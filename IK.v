==> flow/design.v <==
`timescale 1ns / 1ps
module IK
	#(parameter n=8)
(
	input [n-1:0] yk,rk,
	input clk, enable_ik,enable_ik_1,
	output reg [n-1:0] ik
    );
localparam b=8'b01110101; 
wire [n-1:0] sum1, mult2,sum2;
assign sum1=yk + rk ;  
reg [n-1:0] reg_sum1,reg_mult2,reg_ik_1;
	always@(posedge clk) 
		begin 
			reg_sum1<=sum1;
		end
assign mult2=reg_sum1*b;
assign sum2=reg_mult2+reg_ik_1;
	always@(posedge clk) 
		begin
			reg_mult2<=mult2;
		end
	always@(posedge clk) 
		begin ik <=0;
			if (enable_ik)
				ik <= sum2;			
		end	
	always@(posedge clk) 
		begin reg_ik_1 <=0;
			if (enable_ik_1)
				reg_ik_1 <= ik;			
		end			
endmodule
# Tool chain data of IK
# Tool output for the design above, in the order of the flow.
# Lines are those of the file above, counted from 1.
# Cell names lack the library's common part.
# A cell with -- has no value.
[inputs] top_module="IK" clk_port="clk" lib="sky130hd" pvt_corner="tt_025C_1v80"

# Word-level counts
# Counts by Yosys on the flattened word-level netlist (proc, flatten, opt, wreduce; memories kept). Register bits leave out memories and registers merged into their read ports (data or address); mux counts leave out enables and synchronous resets folded into registers. Print and check cells are left out. Cells with the same type and inputs are merged into one.
[op_classes] n_addsub=2 multipliers=1
[ops] operator="8-bit by 7-bit multiplier with 8-bit output with constant B" n=1
[ops] operator="8-bit adder" n=2
[word_totals] ff_bits=32 in_bits=19 out_inout_bits=8

# Longest topological paths
# Longest topological path by Yosys (ltp), each cell counted once; first at word level (registers and memories cut), then after technology mapping (sequential cells cut; the memories' decode and read muxes count).
[logic_depth] ltp_word=1 abc_area=0 depth_mapped=9 depth_no_buf=9

# Mapped cells and area
# Yosys stat after the flow's synthesis: flattened, memories mapped to cells. It holds for the ABC_AREA given above (unset counts as 0); a run with the other value may have another netlist.
[by_type] cell_type="dfxtp_1" n=32
[by_type] cell_type="ha_1" n=26
[by_type] cell_type="xnor2_1" n=15
[by_type] cell_type="fa_1" n=6
[by_type] cell_type="and2_1" n=10
[by_type] cell_type="inv_1" n=12
[by_type] cell_type="nor2b_1" n=6
[by_type] cell_type="a21oi_1" n=7
[by_type] cell_type="xor2_1" n=3
[by_type] cell_type="a21o_1" n=3
[by_type] cell_type="nor2_1" n=6
[by_type] cell_type="mux2i_1" n=2
[by_type] cell_type="o41ai_2" n=1
[by_type] cell_type="a211oi_1" n=2
[by_type] cell_type="nand2_1" n=4
[by_type] cell_type="nand3_1" n=3
[by_type] cell_type="o21ai_0" n=3
[by_type] cell_type="o21ai_1" n=3
# Other cell types: 17; their cells: 18.
[synth_totals] cell_count=162 yosys_area_um2=1724.2 sequential_area_um2=640.6 ff_cells=32 n_buf=1

# Timing after synthesis
# OpenSTA on the mapped netlist: ideal clock, no wires. The path of least setup slack (recovery checks aside). Input and output delay are each 20% of the period. Register names are those of the netlist, which keeps one name where synthesis merged equal registers.
[synth_path] kind="flip-flop to flip-flop" from="register reg_sum1[0]" to="register reg_mult2[7]" tclk_ns=4.15 t_arrival_ns=2.789 t_required_ns=4.078 setup_slack_ns=1.289 path_delay_ns=2.861 driving_pins=9 synth_period_reached_ns=2.861
# "path_delay_ns" = arrival - input delay + setup time.
# "driving_pins" counts driving pins, that of a launching flip-flop among them; a cell with two outputs on the path counts twice.
# "synth_period_reached_ns" is the clock period less the worst setup slack; recovery checks do not enter. This is arithmetic on one report: input and output delays are still those of the set period (20% each).
# Between the ends stands the longest chain of elaborated cells between them, by number of cells; it is not shown to be the way that was timed. Of several equally long chains one is given.
# Each line given opens the expression or statement behind the cell; cells for indexed reads and writes are added by Yosys, which also makes memories of some case tables.
[synth_via] path_cell_list="dfxtp_1 > fa_1 > fa_1 > ha_1 > fa_1 > ha_1 > a21oi_1 > xnor2_1 > xnor2_1" elab_chain_cells=1 cone_cells=1 cone_lines=1 classes_between="mul (1)"
[synth_rtl] item="start, declared" line_no=12 text="reg [n-1:0] reg_sum1,reg_mult2,reg_ik_1;"
[synth_rtl] item="start, assigned" line_no=15 text="reg_sum1<=sum1;"
[synth_rtl] item="8-bit by 7-bit multiplier with 8-bit output" line_no=17 text="assign mult2=reg_sum1*b;"
[synth_rtl] item="end, assigned" line_no=21 text="reg_mult2<=mult2;"
[synth_rtl] item="end, declared" line_no=12

# Timing after layout
# Path of least setup slack in the final report of flow run B (OpenROAD, finished layout, wires in). Where an end is a register, its clock arrival counts in the times.
[layout_path] kind="flip-flop to flip-flop" from="register reg_sum1[1]" to="register reg_mult2[7]" tclk_ns=4.38 t_arrival_ns=3.22 t_required_ns=4.59 setup_slack_ns=1.37 driving_pins=9
# Between the ends stands the longest chain of elaborated cells between them, by number of cells; it is not shown to be the way that was timed. Of several equally long chains one is given.
[layout_via] path_cell_list="dfxtp_1 > fa_1 > fa_1 > ha_1 > fa_1 > ha_1 > a21oi_1 > xnor2_1 > xnor2_1" elab_chain_cells=1 cone_cells=1 cone_lines=1 classes_between="mul (1)"
[layout_rtl] item="start, declared" line_no=12 text="reg [n-1:0] reg_sum1,reg_mult2,reg_ik_1;"
[layout_rtl] item="start, assigned" line_no=15 text="reg_sum1<=sum1;"
[layout_rtl] item="8-bit by 7-bit multiplier with 8-bit output" line_no=17 text="assign mult2=reg_sum1*b;"
[layout_rtl] item="end, assigned" line_no=21 text="reg_mult2<=mult2;"
[layout_rtl] item="end, declared" line_no=12

Data sheet: physical implementation of IK

Flow measurements of IK on sky130hd: 2 stored runs with different settings, listed in no order. Input and output delays are each 20% of the period that was set; the output load is 0.01 pF.
"period_reached_ns": clock period set for the run, less the worst setup slack. It is reckoned from that one timing run; input and output delays stay at 20% of the period that was set.
"critical_path_time_ns" is the time allowed to the run's worst setup path (the clock period less input and output delay, where it has them) less its slack. Clock arrival times count: a late capture clock shortens it, a late launch clock lengthens it.
"power_total_uw": no workload was simulated; the value follows from the tool's default switching activity.

[flow] flow run A: files
==> flow/run.sh <==
#!/bin/bash
# the make line also repeats the synthesis and layout settings of config.mk as NAME=value (left out here)
make -C /OpenROAD-flow-scripts/flow DESIGN_CONFIG=/design/flow/config.mk WORK_HOME=/design/flow/orfs CLKGATE_MAP_FILE= finish
==> flow/config.mk <==
export PLATFORM = sky130hd
export DESIGN_NAME = IK
export DESIGN_NICKNAME = IK
export VERILOG_FILES = /design/flow/design.v
export SDC_FILE = /design/flow/constraint.sdc
export NUM_CORES = 4
export LEC_CHECK = 0
export ABC_AREA = 0
export CAP_MARGIN = 20
export CELL_PAD_IN_SITES_DETAIL_PLACEMENT = 0
export CELL_PAD_IN_SITES_GLOBAL_PLACEMENT = 3
export CORE_MARGIN = 2
export CORE_UTILIZATION = 67
export CTS_CLUSTER_SIZE = 92
export GPL_TIMING_DRIVEN = 1
export PLACE_DENSITY_LB_ADDON = 0.09
export SETUP_SLACK_MARGIN = 0.61
export SLEW_MARGIN = 20
export TNS_END_PERCENT = 5
==> flow/constraint.sdc <==
create_clock -name core_clock -period 3.23 [get_ports {clk}]
set_input_delay 0.6460 -clock core_clock [delete_from_list [all_inputs] [get_ports {clk}]]
set_output_delay 0.6460 -clock core_clock [all_outputs]
set_load 0.01 [all_outputs]

[flow] flow run A: no final report: placement broke off with FLW-0024

[flow] flow run B: files
==> flow/run.sh <==
#!/bin/bash
# the make line also repeats the synthesis and layout settings of config.mk as NAME=value (left out here)
make -C /OpenROAD-flow-scripts/flow DESIGN_CONFIG=/design/flow/config.mk WORK_HOME=/design/flow/orfs CLKGATE_MAP_FILE= finish
==> flow/config.mk <==
export PLATFORM = sky130hd
export DESIGN_NAME = IK
export DESIGN_NICKNAME = IK
export VERILOG_FILES = /design/flow/design.v
export SDC_FILE = /design/flow/constraint.sdc
export NUM_CORES = 4
export LEC_CHECK = 0
export CAP_MARGIN = 20
export CORE_MARGIN = 2
export CORE_UTILIZATION = 40
export SLEW_MARGIN = 20
==> flow/constraint.sdc <==
create_clock -name core_clock -period 4.38 [get_ports {clk}]
set_input_delay 0.8760 -clock core_clock [delete_from_list [all_inputs] [get_ports {clk}]]
set_output_delay 0.8760 -clock core_clock [all_outputs]
set_load 0.01 [all_outputs]

[flow] flow run B: metrics
[metrics] critical_path_time_ns = 3.01
[metrics] worst_path_kind = flip-flop to flip-flop
[metrics] synth_chip_area_um2 = 1724.2
[metrics] final_stdcell_area_um2 = 2133.3
[metrics] die_area_um2 = 4851.8
[metrics] total_negative_slack_ns = 0.000
[metrics] period_reached_ns = 3.009
[metrics] layout_utilization_pct = 52.2
[metrics] final_hold_ws_ns = 0.426
[metrics] power_total_uw = 1232
[metrics] fin_ws_ns = 1.371
