==> flow/design.v <==
`timescale 1ns / 1ps
module PK
#(parameter n=8)
(
	input [n-1:0] yk, 
	input clk,
	output reg [n-1:0] pk
    );
localparam a=8'b01010101; 
wire [n-1:0] mult1;
assign mult1=yk*a ;  
always@(posedge clk) 
	begin 
		pk <= mult1;
	end
endmodule
-- From RTL to reports: PK
Tool output for the design above, in the order of the flow.
Line numbers count from 1 in the design file above.
Cell names lack the library's common part.
A cell with -- has no value.
- top module: PK
- clock port: clk
- standard-cell library: sky130hd
- corner: tt_025C_1v80

-- Word-level counts
Yosys after proc, flatten, opt, wreduce and memory -nomap, before mapping. Enables and synchronous resets that opt folds into registers are not counted as muxes. Memory bits, and registers merged into a memory's read port (data or address), are not among the register bits. Print and check cells are not counted. Equal cells are merged and count once.
- bits in registers at 8
- latch bits: 0
- memory bits (writable) at 0
- ROM bits: 0
- noted word width x clocked read ports: 0
- noted memories: 0
- input bits: 9
- output and inout bits at 8
- noted word-level cells: 2
- $add $sub $neg: 0
- $mul: 1
- noted divide/modulo/power cells: 0
- noted magnitude comparators: 0
- eq/ne operators: 0
- shifts and indexed selects at 0
- mux-type cells: 0
- bitwise gates (word level) at 0
- reductions and logical operators: 0
- operator list (kind ; count):
    8-bit by 7-bit multiplier with 8-bit output with constant B ; 1

-- Longest topological paths
Depth = most cells in a row (Yosys ltp): at word level without a register or memory, in the mapped netlist without a sequential cell, where the memories' decode and read muxes count.
- depth in word-level cells: 1
- ABC_AREA: 0
- mapped depth: 9
- mapped depth without buffers at 9

-- After synthesis
The flow's flattened synthesis, as Yosys stat reports it; memories are mapped. The netlist is that of the ABC_AREA named above (0 if unset); the other value can give another one.
Totals and module areas in this step are rounded.
- cells in the netlist at 35
- mapped area at 415 sq um
- sequential part of the area at 160 sq um
- flip-flop cells: 8
- cell types (cell ; count ; total area (sq um)):
    dfxtp_1 ; 8 ; 160.154
    ha_1 ; 8 ; 100.096
    fa_1 ; 3 ; 60.058
    inv_1 ; 7 ; 26.275
    xnor2_1 ; 3 ; 26.275
    xor2_1 ; 2 ; 17.517
    a21oi_2 ; 1 ; 8.758
    a21o_1 ; 1 ; 7.507
    nand3_1 ; 1 ; 5.005
    nand2_1 ; 1 ; 3.754

-- Timing after synthesis
Source: OpenSTA report_checks on the synthesized netlist (no wires, ideal clock, input and output delay 20% of the period each), path of least setup slack; recovery checks are left aside. Register names are those of the netlist, which keeps one name where synthesis merged equal registers.
- path kind: input to register
- start point: in yk[0]
- end point: reg pk[7]
- clock period at 3.12 ns
- noted library setup time: 0.118 ns
- data arrival time: 2.614 ns
- noted slack: 0.388 ns
- path delay at 2.108 ns
- noted stages: 9
- period reached after synthesis: 2.732 ns
"path delay" is the arrival time less input delay plus setup time.
"stages": output pins that drive a net of the path, with the launching flip-flop's if there is one; two outputs of one cell count as two.
"period reached after synthesis" = period - worst setup slack (recovery checks aside). The figure is calculated, with input and output delays left at 20% of the set period.
The rows between start and end are the longest chain of elaborated cells between them; the timing report does not say that the signal goes this way. Where chains are equally long, one stands for them.
A line is the first line of the expression or statement that the cell stems from. Yosys adds cells for indexed reads and writes and turns some case tables into memories.
- cell sequence: ha_1 -> ha_1 -> ha_1 -> inv_1 -> fa_1 -> inv_1 -> ha_1 -> a21oi_2 -> xnor2_1
- noted cells in the longest elaborated chain: 1
- elaborated cells between the ends (all ways) at 1
- RTL lines with such cells: 1
- those cells by class: mul (1)
- RTL lines, path after synthesis (item ; RTL line ; RTL):
    start: declaration ; 5 ; input [n-1:0] yk,
    8-bit by 7-bit multiplier with 8-bit output ; 11 ; assign mult1=yk*a ;
    end: assignment ; 14 ; pk <= mult1;
    end: declaration ; 7 ; output reg [n-1:0] pk

-- Timing after layout
Path of least setup slack in the final report of flow run 2 (OpenROAD, finished layout, wires in). Where an end is a register, its clock arrival counts in the times.
- path kind: input to register
- start point: in yk[0]
- end point: reg pk[7]
- clock period at 3.71 ns
- noted library setup time: 0.11 ns
- data arrival time: 3.26 ns
- noted slack: 0.58 ns
- noted stages: 10
The rows between start and end are the longest chain of elaborated cells between them; the timing report does not say that the signal goes this way. Where chains are equally long, one stands for them.
- cell sequence: clkdlybuf4s50_1 -> ha_1 -> ha_1 -> ha_1 -> inv_1 -> fa_1 -> inv_1 -> ha_1 -> a21oi_2 -> xnor2_1
- noted cells in the longest elaborated chain: 1
- elaborated cells between the ends (all ways) at 1
- RTL lines with such cells: 1
- those cells by class: mul (1)
- RTL lines, path post-layout (item ; RTL line ; RTL):
    start: declaration ; 5 ; input [n-1:0] yk,
    8-bit by 7-bit multiplier with 8-bit output ; 11 ; assign mult1=yk*a ;
    end: assignment ; 14 ; pk <= mult1;
    end: declaration ; 7 ; output reg [n-1:0] pk
Nets of the timed path that keep an RTL name, with a line that drives or declares them; the list need not be complete.
- nets with RTL names, path post-layout (signal ; RTL line):
    mult1[2] ; 11

Add stored flow runs of PK

Measured results for PK: 2 stored runs of the Yosys and OpenROAD flow on sky130hd. The settings differ; the order carries no meaning. The constraints put input and output delay at 20% of the set period each and load the outputs with 0.01 pF.
By "clock period reached" is meant the clock period of the run minus its worst setup slack. This is arithmetic on one report: input and output delays are still those of the set period (20% each).
"critical setup path time" is the time allowed to the run's worst setup path (the clock period less input and output delay, where it has them) less its slack. Clock arrival times count: a late capture clock shortens it, a late launch clock lengthens it.
"power consumption" is the tool's figure for a default switching activity; nothing was simulated.
The results are shown rounded.

Flow run 1
Settings were period_ns = 1.89; CORE_UTILIZATION = 68; PLACE_DENSITY = 0.74; SLEW_MARGIN = 15; MIN_ROUTING_LAYER = met1; MAX_ROUTING_LAYER = met4; CAP_MARGIN = 20; CORE_MARGIN = 2
- incomplete, floorplanning halted on PDN-0185

Flow run 2
Settings were period_ns = 3.71; CORE_UTILIZATION = 16; SETUP_SLACK_MARGIN = 0.24; PLACE_DENSITY = 0.77; HOLD_SLACK_MARGIN = 0.28; CORE_MARGIN = 7; CELL_PAD_IN_SITES_DETAIL_PLACEMENT = 1; TNS_END_PERCENT = 80; SLEW_MARGIN = 35; MAX_ROUTING_LAYER = met4; CAP_MARGIN = 20
- Yosys chip area after synthesis at 415 sq um
- area of the die at 4220 sq um
- standard-cell area of the final layout: 636 sq um
- utilization in the final report at 0.259
- noted the setup slack of the critical path: 0.583 ns
- noted the worst hold slack after layout: 0.980 ns
- noted the power consumption: 0.318 mW
- clock period reached at 3.127 ns
- critical setup path time at 2.38 ns
- critical path type: input to register
